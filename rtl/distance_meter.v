==> flow/design.v <==
module  beep_led_alarm
(
    input   wire                sys_clk             ,
    input   wire                sys_rst_n           ,
    input   wire    [12:0]      data_ave            , 
    output  reg                 beep_out            ,
    output  reg                 led_out              
);
parameter CNT_1KHZ_MAX  =   15'd25_000      ;
parameter CNT_500HZ_MAX =   16'd50_000      ;
reg     [14:0]          cnt_1khz            ;
wire                    cnt_1khz_flag       ;
reg     [15:0]          cnt_500hz           ;
wire                    cnt_500hz_flag      ;
reg                     beep_da             ; 
reg                     beep_di             ; 
always @ (posedge sys_clk or negedge sys_rst_n) begin
    if(!sys_rst_n) begin
        led_out<=1'b0;
        beep_out<=1'b0;
    end
    else if(data_ave<=13'd200) begin 
        led_out<=1'b1;
        if(data_ave<=13'd50) 
            beep_out<=beep_da ;
        else if(data_ave<=13'd30) 
            beep_out<=beep_di ;
    end
    else begin
        led_out<=1'b0;
        beep_out<=1'b0;
    end
end
assign  cnt_1khz_flag =cnt_1khz==CNT_1KHZ_MAX-1'B1;
always @ (posedge sys_clk or negedge sys_rst_n) begin
    if(!sys_rst_n)
        cnt_1khz<=15'd0;
    else if(cnt_1khz_flag)
        cnt_1khz<=15'd0;
    else
        cnt_1khz<=cnt_1khz+1'b1;
end
always @ (posedge sys_clk or negedge sys_rst_n) begin
    if(!sys_rst_n)
        beep_da<=1'b0;
    else if(cnt_1khz_flag)
        beep_da<=~beep_da;
    else
        beep_da<=beep_da;
end
assign cnt_500hz_flag=cnt_500hz==CNT_500HZ_MAX-1'B1;
always @ (posedge sys_clk or negedge sys_rst_n ) begin
    if(!sys_rst_n)
        cnt_500hz<=16'd0;
    else if(cnt_500hz_flag)
        cnt_500hz<=16'd0;
    else
        cnt_500hz<=cnt_500hz+1'b1;
end
always @ (posedge sys_clk or negedge sys_rst_n) begin
    if(!sys_rst_n)
        beep_di<=1'b0;
    else if(cnt_500hz_flag)
        beep_di<=~beep_di;
    else
        beep_di<=beep_di;
end
endmodule
module  bin_to_bcd
(
    input   wire                sys_clk             , 
    input   wire                sys_rst_n           ,
    input   wire    [12:0]      data_ave            ,
    output  reg     [15:0]      data_bcd             
);
parameter   SHIFT_CNT_MAX   =   5'd14       ; 
reg                 shift_flag              ;
reg     [4:0]       shift_cnt               ;
reg     [28:0]      data_shift              ;
wire                complete_flag           ;
always @ (posedge sys_clk or negedge sys_rst_n ) begin
    if(!sys_rst_n)
        shift_flag<=1'b0;
    else
        shift_flag<=~shift_flag;
end
wire                shift_cnt_flag          ;
assign  shift_cnt_flag  =   shift_cnt==SHIFT_CNT_MAX    ;
always @ (posedge sys_clk or negedge sys_rst_n) begin
    if(!sys_rst_n)
        shift_cnt<=5'd0;
    else if(shift_flag) begin
        if(shift_cnt_flag)
            shift_cnt<=5'd0;
        else
            shift_cnt<=shift_cnt+1'b1;
    end
    else
        shift_cnt<=shift_cnt        ;
end
always @ (posedge sys_clk or negedge sys_rst_n ) begin
    if(!sys_rst_n)
        data_shift<=29'd0;
    else if((!shift_cnt) && (shift_flag))
        data_shift<={16'b0,data_ave} ; 
    else if((shift_cnt>=1'b1)  && (shift_cnt<=5'd13)) begin
        if(!shift_flag) begin  
            data_shift[16:13]<=(data_shift[16:13] > 4'd4) ? (data_shift[16:13]+4'd3) : data_shift[16:13] ;
            data_shift[20:17]<=(data_shift[20:17] > 4'd4) ? (data_shift[20:17]+4'd3) : data_shift[20:17] ;
            data_shift[24:21]<=(data_shift[24:21] > 4'd4) ? (data_shift[24:21]+4'd3) : data_shift[24:21] ;
            data_shift[28:25]<=(data_shift[28:25] > 4'd4) ? (data_shift[28:25]+4'd3) : data_shift[28:25] ;
        end
        else begin 
            data_shift<=data_shift<<1'b1;
        end
    end
    else
        data_shift<=data_shift;
end
assign  complete_flag   =   (shift_cnt_flag && shift_flag) ? 1'b1: 1'b0 ;
always @(posedge sys_clk or negedge sys_rst_n) begin
    if(!sys_rst_n)
        data_bcd<=16'd0;
    else if(complete_flag)
        data_bcd<=data_shift[28:13] ;
    else
        data_bcd<=data_bcd;
end
endmodule
module  distance_meter
(
    input   wire                sys_clk             ,
    input   wire                sys_rst_n           ,
    input   wire                echo                ,
    output  wire                trig                ,
    output  wire    [3:0]       nixie_cs            , 
    output  wire    [7:0]       nixie_seg           , 
    output  wire                led_out             ,
    output  wire                beep_out             
);
wire                fall_flag_r1            ;
wire    [12:0]      data_bin                ; 
wire    [12:0]      data_ave                ; 
wire    [15:0]      data_bcd                ; 
ultrasound_ctrl
#(
    . CNT_10US_MAX    (   9'd500        )  ,
    . CNT_100MS_MAX   (   23'd5000_000  )  
)
ultrasound_ctrl_inst_1
(
    . sys_clk         ( sys_clk      )    , 
    . sys_rst_n       ( sys_rst_n    )    ,
    . echo            ( echo         )    , 
    . trig            ( trig         )    ,
    . fall_flag_r1    ( fall_flag_r1 )    , 
    . data_bin        ( data_bin     )     
);
filter filter_inst_1
(
    . sys_clk        ( sys_clk      )     ,
    . sys_rst_n      ( sys_rst_n    )     ,
    . data_bin       ( data_bin     )     ,
    . fall_flag_r1   ( fall_flag_r1 )     ,
    . data_ave       ( data_ave     )      
);
beep_led_alarm beep_led_alarm_inst_1
(
    . sys_clk       ( sys_clk   )      ,
    . sys_rst_n     ( sys_rst_n )      ,
    . data_ave      ( data_ave  )      , 
    . beep_out      ( beep_out  )      ,
    . led_out       ( led_out   )       
);
bin_to_bcd bin_to_bcd_inst_1
(
    . sys_clk      ( sys_clk   )       , 
    . sys_rst_n    ( sys_rst_n )       ,
    . data_ave     ( data_ave  )       ,
    . data_bcd     ( data_bcd  )        
);
nixie_display
#(
    . CNT_1MS_MAX     (   16'd50_000      )
)
nixie_display_inst_1
(
    .  sys_clk       (sys_clk   )      , 
    .  sys_rst_n     (sys_rst_n )      ,
    .  data_bcd      (data_bcd  )      ,
    .  nixie_cs      (nixie_cs  )      , 
    .  nixie_seg     (nixie_seg )        
);
endmodule
module  filter
(
    input   wire                sys_clk             ,
    input   wire                sys_rst_n           ,
    input   wire    [12:0]      data_bin            ,
    input   wire                fall_flag_r1        ,
    output  wire    [12:0]      data_ave             
);
reg     [12:0]      data_temp   [7:0]           ;
reg     [15:0]      data_sum                    ;
always @ (posedge sys_clk or negedge sys_rst_n) begin
    if(!sys_rst_n) begin
        data_temp[0]<=13'd0;
        data_temp[1]<=13'd0;
        data_temp[2]<=13'd0;
        data_temp[3]<=13'd0;
        data_temp[4]<=13'd0;
        data_temp[5]<=13'd0;
        data_temp[6]<=13'd0;
        data_temp[7]<=13'd0;
    end
    else if(fall_flag_r1) begin
        data_temp[0]<=data_bin  ;
        data_temp[1]<=data_temp[0] ;
        data_temp[2]<=data_temp[1] ;
        data_temp[3]<=data_temp[2] ;
        data_temp[4]<=data_temp[3] ;
        data_temp[5]<=data_temp[4] ;
        data_temp[6]<=data_temp[5] ;
        data_temp[7]<=data_temp[6] ;
    end
end
always @ (posedge sys_clk or negedge sys_rst_n ) begin
    if(!sys_rst_n)
        data_sum<=1'd0;
    else
        data_sum<=data_temp[0]+data_temp[1]+data_temp[2]+data_temp[3]+data_temp[4]+data_temp[5]+data_temp[6]+data_temp[7];
end
assign  data_ave    =   data_sum[15:3]      ; 
endmodule
module  nixie_display
#(
    parameter   CNT_1MS_MAX     =   16'd50_000      
)
(
    input   wire                sys_clk             , 
    input   wire                sys_rst_n           ,
    input   wire    [15:0]      data_bcd            ,
    output  reg     [3:0]       nixie_cs            , 
    output  reg     [7:0]       nixie_seg             
);
localparam  _0 = 8'b0011_1111   ,
            _1 = 8'b0000_0110   ,
            _2 = 8'b0101_1011   ,
            _3 = 8'b0100_1111   ,
            _4 = 8'b0110_0110   ,
            _5 = 8'b0110_1101   ,
            _6 = 8'b0111_1101   ,
            _7 = 8'b0000_0111   ,
            _8 = 8'b0111_1111   ,
            _9 = 8'b0110_1111   ;
parameter   CNT_1S_MAX =   26'd50_000_000       ;
reg     [15:0]          cnt_1ms             ;
wire                    cnt_1ms_flag        ;
reg     [3:0]           disp_num            ; 
assign cnt_1ms_flag =  cnt_1ms==CNT_1MS_MAX-1'B1;
always @ (posedge sys_clk or negedge sys_rst_n) begin
    if(!sys_rst_n)
        cnt_1ms<=16'd0;
    else if(cnt_1ms_flag)
        cnt_1ms<=16'd0;
    else
        cnt_1ms<=cnt_1ms+1'b1;
end
always @ (posedge sys_clk or negedge sys_rst_n) begin
    if(!sys_rst_n)
        nixie_cs<=4'b0000; 
    else if(cnt_1ms_flag) begin
        if(nixie_cs==4'b0000)
            nixie_cs<=4'b0001;
        else
            nixie_cs<={nixie_cs[2:0],nixie_cs[3]};
    end
    else
        nixie_cs<=nixie_cs;
end
always @ (nixie_cs,data_bcd) begin
    case(nixie_cs)
        4'b0001:disp_num<=data_bcd[3:0];
        4'b0010:disp_num<=data_bcd[7:4];
        4'b0100:disp_num<=data_bcd[11:8];
        4'b1000:disp_num<=data_bcd[15:12];
        default:disp_num<=4'd0;
    endcase
end
always @ (disp_num) begin
    case(disp_num)
        4'd0:nixie_seg<=_0  ;
        4'd1:nixie_seg<=_1  ;
        4'd2:nixie_seg<=_2  ;
        4'd3:nixie_seg<=_3  ;
        4'd4:nixie_seg<=_4  ;
        4'd5:nixie_seg<=_5  ;
        4'd6:nixie_seg<=_6  ;
        4'd7:nixie_seg<=_7  ;
        4'd8:nixie_seg<=_8  ;
        4'd9:nixie_seg<=_9  ;
        default:nixie_seg<=_0;
    endcase
end
endmodule
module  ultrasound_ctrl
#(
    parameter   CNT_10US_MAX    =   9'd500          ,
    parameter   CNT_100MS_MAX   =   23'd5000_000    
)
(
    input   wire                sys_clk             , 
    input   wire                sys_rst_n           ,
    input   wire                echo                , 
    output  reg                 trig                ,
    output  reg                 fall_flag_r1        , 
    output  reg     [12:0]      data_bin             
);
reg                 echo_r1             ;
reg                 echo_r2             ;
wire                raise_flag          ; 
wire                fall_flag           ; 
reg     [20:0]      cnt_pulse           ; 
reg     [20:0]      temp_pulse          ;
reg     [22:0]      cnt_100ms           ;
wire                cnt_100ms_flag      ;
assign raise_flag = ((~echo_r2) && (echo_r1)) ? 1'b1 : 1'b0 ;
assign fall_flag  = ((echo_r2) && (~echo_r1)) ? 1'b1 : 1'b0 ;
always @ (posedge sys_clk or negedge sys_rst_n) begin
    if(!sys_rst_n) begin
        echo_r1<=1'b0;
        echo_r2<=1'b0;
    end
    else begin
        echo_r1<=echo;
        echo_r2<=echo_r1;
    end
end
always @ (posedge sys_clk or negedge sys_rst_n) begin
    if(!sys_rst_n)
        cnt_pulse<=21'd0;
    else if(raise_flag)
        cnt_pulse<=21'd1; 
    else if(echo_r2)
        cnt_pulse<=cnt_pulse+1'b1;
    else
        cnt_pulse<=cnt_pulse; 
end
always @ (posedge sys_clk or negedge sys_rst_n ) begin
    if(!sys_rst_n)
        temp_pulse<=21'd0;
    else if(fall_flag)
        temp_pulse<=cnt_pulse;
    else
        temp_pulse<=temp_pulse;     
end
always @ (posedge sys_clk or negedge sys_rst_n ) begin
    if(!sys_rst_n)
        fall_flag_r1<=1'b0;
    else
        fall_flag_r1<=fall_flag;
end
always @ (posedge sys_clk or negedge sys_rst_n ) begin
    if(!sys_rst_n)
        data_bin<=1'b0;
    else if(fall_flag_r1)
        data_bin<=temp_pulse*34/10000;
    else
        data_bin<=data_bin;
end
assign  cnt_100ms_flag  =   cnt_100ms==CNT_100MS_MAX - 1'B1 ;
always @ (posedge sys_clk or negedge sys_rst_n) begin
    if(!sys_rst_n)
        cnt_100ms<=23'd0;
    else if(cnt_100ms_flag)
        cnt_100ms<=23'd0;
    else
        cnt_100ms<=cnt_100ms+1'b1;
end
always @ (posedge sys_clk or negedge sys_rst_n) begin
    if(!sys_rst_n)
        trig<=1'b0;
    else if(cnt_100ms<CNT_10US_MAX)
        trig<=1'b1;
    else
        trig<=1'b0;
end
endmodule
# --- Reports on distance_meter ---
# The steps from the RTL of distance_meter to its reports follow in flow order.
# Lines are those of the file above, counted from 1.
setup:
  top_module: "distance_meter"
  clk_port: "sys_clk"
  library: "sky130hd"
  pvt_corner: "tt_025C_1v80"

# --- Word level ---
# Yosys after proc, flatten, opt, wreduce and memory -nomap, before mapping. Print and check cells are not counted. Equal cells are merged and count once.
# Memory sizes are those after Yosys's memory passes, which may raise the word count (mostly to a power of two), join words into wider ones and drop unused or constant bits.
op_classes:
  add_sub_neg: 17
  mul: 1
  n_div: 1
  cmp: 10
  n_eq: 10
  n_mux: 36
  n_logic: 5
  reduce_logical: 19
ops:
  columns: ["operator", "count"]
  rows:
  - ["32-bit by 14-bit divider with 32-bit output (second input constant)", 1]
  - ["21-bit by 5-bit multiplier with 26-bit output (second input constant)", 1]
  - ["16-bit by 13-bit adder with 16-bit output", 6]
  - ["4-bit two-way mux", 17]
  - ["21-bit two-way mux", 2]
  - ["13-bit two-way mux", 3]
  - ["16-bit by 1-bit adder with 16-bit output (second input constant)", 2]
  - ["16-bit == test (second input constant)", 2]
  - ["16-bit two-way mux", 2]
  - ["23-bit by 1-bit adder with 23-bit output (second input constant)", 1]
  - ["23-bit == test (second input constant)", 1]
  - ["23-bit by 9-bit less-than comparator with 1-bit output (second input constant)", 1]
  - ["23-bit two-way mux", 1]
  - ["21-bit by 1-bit adder with 21-bit output (second input constant)", 1]
  - ["4-bit by 2-bit adder with 4-bit output (second input constant)", 4]
  - ["4-bit by 3-bit > comparator with 1-bit output (second input constant)", 4]
  - ["4-bit case mux with 4-bit select", 1]
  - ["15-bit by 1-bit adder with 15-bit output (second input constant)", 1]
  - ["15-bit == test (second input constant)", 1]
  - ["15-bit two-way mux", 1]
  - ["13-bit by 13-bit adder with 14-bit output", 1]
  - ["13-bit by 5-bit less-or-equal comparator with 1-bit output (second input constant)", 1]
  - ["13-bit by 6-bit less-or-equal comparator with 1-bit output (second input constant)", 1]
  - ["13-bit by 8-bit less-or-equal comparator with 1-bit output (second input constant)", 1]
  - ["3-bit nonzero test", 4]
  - ["2-bit AND reduction", 5]
  - ["1-bit two-way mux", 8]
  - ["2-bit nonzero test", 3]
# Not listed: further kinds 14, cells in them 22.
bits:
  regBits: 308
  rom_bits: 112
  mem_count: 1
  inputBits: 3
  elab_cells: 133
memory_table:
  columns: ["name", "words", "width", "read_ports", "write_ports", "line", "rtl"]
  rows:
  - ["(name not given)", 16, 7, 1, 0, 291, "case(disp_num)"]

# --- Depth ---
# Yosys ltp: most cells in a row. Word level: on the elaborated netlist, between registers, memories and ports. Mapped: between sequential cells and ports; inverters and the memories' decode and read muxes count.
depth:
  ltp_word: 7
  ABC_AREA: 0
  depth_mapped: 56
  ltp_nobuf: 48

# --- After synthesis ---
# Source: synth_stat.txt of the flow (Yosys; design flattened, memories mapped). It holds for the ABC_AREA given above (unset counts as 0); a run with the other value may have another netlist.
synth_totals:
  cell_count: 2159
  synth_area_um2: 20392.1
  sequential_area_um2: 7206.9
  ff_cells: 288
by_type:
  columns: ["cell", "count", "type_area_um2"]
  rows:
  - ["sky130_fd_sc_hd__dfrtp_1", 288, 7.21E+03]
  - ["sky130_fd_sc_hd__fa_1", 64, 1.28E+03]
  - ["sky130_fd_sc_hd__mux2_2", 113, 1272.47]
  - ["sky130_fd_sc_hd__ha_1", 87, 1.09E+03]
  - ["sky130_fd_sc_hd__nand2_1", 212, 795.763]
  - ["sky130_fd_sc_hd__xnor2_1", 89, 779.498]
  - ["sky130_fd_sc_hd__nor2_1", 164, 615.59]
  - ["sky130_fd_sc_hd__o21ai_0", 120, 600.576]
  - ["sky130_fd_sc_hd__a21oi_1", 97, 485.466]
  - ["sky130_fd_sc_hd__inv_1", 119, 446.678]
  - ["sky130_fd_sc_hd__xor2_1", 49, 429.162]
  - ["sky130_fd_sc_hd__nand3_1", 74, 370.355]
  - ["sky130_fd_sc_hd__nor3_1", 57, 285.274]
  - ["sky130_fd_sc_hd__a31oi_1", 33, 206.448]
  - ["sky130_fd_sc_hd__clkbuf_1", 55, 206.448]
  - ["sky130_fd_sc_hd__o21a_1", 27, 202.694]
  - ["sky130_fd_sc_hd__mux2i_1", 20, 200.192]
  - ["sky130_fd_sc_hd__and2_1", 29, 181.424]
# Not listed: further types 91, cells in them 462.
# The figures by module come from a second, unflattened synthesis with its own total; it is not the netlist above.
hier_totals:
  hier_cells: 2305
  area_unflattened_um2: 21341.7
# Each row is one instance without its submodules.
modules:
  columns: ["mod", "instances", "cells", "area_um2", "mod_seq_area_um2"]
  rows:
  - ["ultrasound_ctrl", 1, 1179, 9625.5, 2052.0]
  - ["filter", 1, 660, 6870.3, 2927.8]
  - ["bin_to_bcd", 1, 249, 2717.6, 1276.2]
  - ["nixie_display #(CNT_1MS_MAX=50000)", 1, 138, 1281.2, 500.5]
  - ["beep_led_alarm", 1, 79, 847.1, 450.4]
  - ["distance_meter", 1, 0, 0.0, 0.0]

# --- Timing after synthesis ---
# OpenSTA on the mapped netlist: ideal clock, no wires. The path of least setup slack (recovery checks aside). Input and output delay are each 20% of the period. Register names are those of the netlist, which keeps one name where synthesis merged equal registers.
synth_timing:
  kind: "flip-flop to flip-flop"
  start: "register ultrasound_ctrl_inst_1.temp_pulse[5]"
  end: "register ultrasound_ctrl_inst_1.data_bin[0]"
  tclk_ps: 15300
  setup_ps: 76
  t_first_pin_ps: 0
  arrival_ps: 12796
  required_ps: 15224
  setup_slack_ps: 2428
  path_delay_ps: 12872
  stages: 53
  path_buffers: 4
  period_less_setup_slack_ps: 12872
# "path_delay_ps" = arrival - input delay + setup time.
# "stages" counts driving pins, that of a launching flip-flop among them; a cell with two outputs on the path counts twice.
# "period_less_setup_slack_ps" = period - worst setup slack (recovery checks aside). The figure is calculated, with input and output delays left at 20% of the set period.
# The rows between start and end are the longest chain of elaborated cells between them; the timing report does not say that the signal goes this way. Where chains are equally long, one stands for them.
# Each line given opens the expression or statement behind the cell; cells for indexed reads and writes are added by Yosys, which also makes memories of some case tables.
# At most two assigning lines are given for a register; there are more.
synth_between:
  cell_sequence: "sky130_fd_sc_hd__dfrtp_1 -> sky130_fd_sc_hd__ha_1 -> sky130_fd_sc_hd__ha_1 -> sky130_fd_sc_hd__inv_1 -> sky130_fd_sc_hd__fa_1 -> sky130_fd_sc_hd__and2b_1 -> sky130_fd_sc_hd__o2111ai_2 -> sky130_fd_sc_hd__a211oi_2 -> sky130_fd_sc_hd__o21bai_2 -> sky130_fd_sc_hd__a211oi_4 -> sky130_fd_sc_hd__o211ai_2 -> sky130_fd_sc_hd__and2_1 -> sky130_fd_sc_hd__o32a_1 -> sky130_fd_sc_hd__o22ai_2 -> sky130_fd_sc_hd__nand2_2 -> sky130_fd_sc_hd__or3_4 -> sky130_fd_sc_hd__o211a_2 -> sky130_fd_sc_hd__o32a_1 -> [17 not listed] -> sky130_fd_sc_hd__mux2_2 -> sky130_fd_sc_hd__a211oi_1 -> sky130_fd_sc_hd__o21a_2 -> sky130_fd_sc_hd__or4_1 -> sky130_fd_sc_hd__nand3_1 -> sky130_fd_sc_hd__o31ai_2 -> sky130_fd_sc_hd__and2_1 -> sky130_fd_sc_hd__buf_4 -> sky130_fd_sc_hd__nand4_4 -> sky130_fd_sc_hd__a2111oi_4 -> sky130_fd_sc_hd__o311ai_2 -> sky130_fd_sc_hd__a2111oi_2 -> sky130_fd_sc_hd__xnor2_1 -> sky130_fd_sc_hd__o41a_1 -> sky130_fd_sc_hd__a31o_1 -> sky130_fd_sc_hd__mux2_4 -> sky130_fd_sc_hd__o221a_1 -> sky130_fd_sc_hd__o21ai_1"
  elab_chain_cells: 2
  cone_cells: 2
  lines_between: 1
  cone_classes: "mul: 1; div: 1"
synth_lines:
  columns: ["element", "line", "rtl"]
  rows:
  - ["start, declared", 324, "reg     [20:0]      temp_pulse          ;"]
  - ["start, assigned", 353, "temp_pulse<=cnt_pulse;"]
  - ["start, assigned", 355, "temp_pulse<=temp_pulse;"]
  - ["21-bit by 5-bit multiplier with 26-bit output", 367, "data_bin<=temp_pulse*34/10000;"]
  - ["32-bit by 14-bit divider with 32-bit output", 367, null]
  - ["end, assigned", 367, null]
  - ["end, assigned", 369, "data_bin<=data_bin;"]
  - ["end, declared", 317, "output  reg     [12:0]      data_bin"]

# --- Timing after layout ---
# From the final timing report of job 1: the path of least setup slack in the routed layout; clock arrival at registers is part of the times.
# The report prints the path's times to 10 ps; the period is as set.
layout_timing:
  kind: "flip-flop to flip-flop"
  start: "register ultrasound_ctrl_inst_1.temp_pulse[1]"
  end: "register ultrasound_ctrl_inst_1.data_bin[0]"
  tclk_ps: 13400
  setup_ps: 70
  t_first_pin_ps: 530
  arrival_ps: 14170
  required_ps: 13860
  setup_slack_ps: -310
  stages: 50
  path_buffers: 1
# The rows between start and end are the longest chain of elaborated cells between them; the timing report does not say that the signal goes this way. Where chains are equally long, one stands for them.
# At most two assigning lines are given for a register; there are more.
layout_between:
  cell_sequence: "sky130_fd_sc_hd__dfrtp_1 -> sky130_fd_sc_hd__ha_1 -> sky130_fd_sc_hd__ha_1 -> sky130_fd_sc_hd__inv_1 -> sky130_fd_sc_hd__fa_1 -> sky130_fd_sc_hd__and2b_1 -> sky130_fd_sc_hd__o2111ai_2 -> sky130_fd_sc_hd__a2111oi_1 -> sky130_fd_sc_hd__nor3_1 -> sky130_fd_sc_hd__xnor2_1 -> sky130_fd_sc_hd__nor4b_4 -> sky130_fd_sc_hd__o21ai_1 -> sky130_fd_sc_hd__and3_1 -> sky130_fd_sc_hd__o31a_1 -> sky130_fd_sc_hd__a31o_1 -> sky130_fd_sc_hd__or3_4 -> sky130_fd_sc_hd__o211a_2 -> sky130_fd_sc_hd__o32a_1 -> [14 not listed] -> sky130_fd_sc_hd__a221oi_1 -> sky130_fd_sc_hd__o211a_1 -> sky130_fd_sc_hd__a211oi_1 -> sky130_fd_sc_hd__o21a_1 -> sky130_fd_sc_hd__or3_1 -> sky130_fd_sc_hd__a211oi_2 -> sky130_fd_sc_hd__o31ai_4 -> sky130_fd_sc_hd__a31oi_1 -> sky130_fd_sc_hd__o31ai_4 -> sky130_fd_sc_hd__a2111oi_4 -> sky130_fd_sc_hd__o311ai_2 -> sky130_fd_sc_hd__a2111oi_2 -> sky130_fd_sc_hd__xnor2_2 -> sky130_fd_sc_hd__o41a_1 -> sky130_fd_sc_hd__a31o_1 -> sky130_fd_sc_hd__mux2_4 -> sky130_fd_sc_hd__o221a_1 -> sky130_fd_sc_hd__o21ai_1"
  elab_chain_cells: 2
  cone_cells: 2
  lines_between: 1
  cone_classes: "mul: 1; div: 1"
layout_lines:
  columns: ["element", "line", "rtl"]
  rows:
  - ["start, declared", 324, "reg     [20:0]      temp_pulse          ;"]
  - ["start, assigned", 353, "temp_pulse<=cnt_pulse;"]
  - ["start, assigned", 355, "temp_pulse<=temp_pulse;"]
  - ["21-bit by 5-bit multiplier with 26-bit output", 367, "data_bin<=temp_pulse*34/10000;"]
  - ["32-bit by 14-bit divider with 32-bit output", 367, null]
  - ["end, assigned", 367, null]
  - ["end, assigned", 369, "data_bin<=data_bin;"]
  - ["end, declared", 317, "output  reg     [12:0]      data_bin"]

==> results <==
Below are 2 stored runs of the flow (Yosys, OpenROAD; platform sky130hd) on distance_meter, each with its settings and what was measured, unordered. Constraints: input delay and output delay 20% of the set period each, output load 0.01 pF.
"timing.achieved_period_ps": clock period set for the run, less the worst setup slack. It is reckoned from that one timing run; input and output delays stay at 20% of the period that was set.
By "critical_path_time_ps" is meant the share of the clock period that the worst setup path is allowed (20% is reserved at inputs, 20% at outputs), minus its slack. Clock arrival times at its registers enter into it.
"power_total_w": no workload was simulated; the value follows from the tool's default switching activity.
"critical_path_time_ps" is known to 10 ps.

--- job 1 ---
==> flow/run.sh <==
#!/bin/bash
# the make line also repeats the synthesis and layout settings of config.mk as NAME=value (left out here)
make -C /OpenROAD-flow-scripts/flow DESIGN_CONFIG=/design/flow/config.mk WORK_HOME=/design/flow/orfs CLKGATE_MAP_FILE= finish
==> flow/config.mk <==
export PLATFORM = sky130hd
export DESIGN_NAME = distance_meter
export DESIGN_NICKNAME = distance_meter
export VERILOG_FILES = /design/flow/design.v
export SDC_FILE = /design/flow/constraint.sdc
export NUM_CORES = 4
export LEC_CHECK = 0
export CAP_MARGIN = 20
export CORE_MARGIN = 2
export CORE_UTILIZATION = 40
export SETUP_SLACK_MARGIN = -1.03
export SLEW_MARGIN = 20
==> flow/constraint.sdc <==
create_clock -name core_clock -period 13.4 [get_ports {sys_clk}]
set_input_delay 2.6800 -clock core_clock [delete_from_list [all_inputs] [get_ports {sys_clk}]]
set_output_delay 2.6800 -clock core_clock [all_outputs]
set_load 0.01 [all_outputs]

==> results, as YAML <==
results:
  timing.setup.tns_ps: -307
  ys_area_um2: 20392.1
  power_total_w: 0.003725
  ws_setup_ps: -307
  layout_stdcell_area_um2: 23125.9
  die_area_um2: 52801.1
  final_util_frac: 0.46
  critical_path_time_ps: 13710
  timing.worst_path_kind: "flip-flop to flip-flop"
  timing.achieved_period_ps: 13707
  ws_hold_ps: 458

--- job 2 ---
==> flow/run.sh <==
#!/bin/bash
# the make line also repeats the synthesis and layout settings of config.mk as NAME=value (left out here)
make -C /OpenROAD-flow-scripts/flow DESIGN_CONFIG=/design/flow/config.mk WORK_HOME=/design/flow/orfs CLKGATE_MAP_FILE= finish
==> flow/config.mk <==
export PLATFORM = sky130hd
export DESIGN_NAME = distance_meter
export DESIGN_NICKNAME = distance_meter
export VERILOG_FILES = /design/flow/design.v
export SDC_FILE = /design/flow/constraint.sdc
export NUM_CORES = 4
export LEC_CHECK = 0
export ABC_AREA = 1
export CAP_MARGIN = 20
export CELL_PAD_IN_SITES_DETAIL_PLACEMENT = 2
export CELL_PAD_IN_SITES_GLOBAL_PLACEMENT = 1
export CORE_ASPECT_RATIO = 0.56
export CORE_MARGIN = 4
export CORE_UTILIZATION = 41
export HOLD_SLACK_MARGIN = 0.01
export MAX_ROUTING_LAYER = met4
export MIN_ROUTING_LAYER = met1
export SLEW_MARGIN = 25
==> flow/constraint.sdc <==
create_clock -name core_clock -period 19.2 [get_ports {sys_clk}]
set_input_delay 3.8400 -clock core_clock [delete_from_list [all_inputs] [get_ports {sys_clk}]]
set_output_delay 3.8400 -clock core_clock [all_outputs]
set_load 0.01 [all_outputs]

==> results, as YAML <==
results:
  timing.setup.tns_ps: 0
  ws_hold_ps: 452
  layout_stdcell_area_um2: 22655.5
  die_area_um2: 54317.4
  ys_area_um2: 20707.4
  ws_setup_ps: 6109
  power_total_w: 0.001734
  critical_path_time_ps: 13090
  timing.worst_path_kind: "flip-flop to flip-flop"
  timing.achieved_period_ps: 13091
  final_util_frac: 0.455
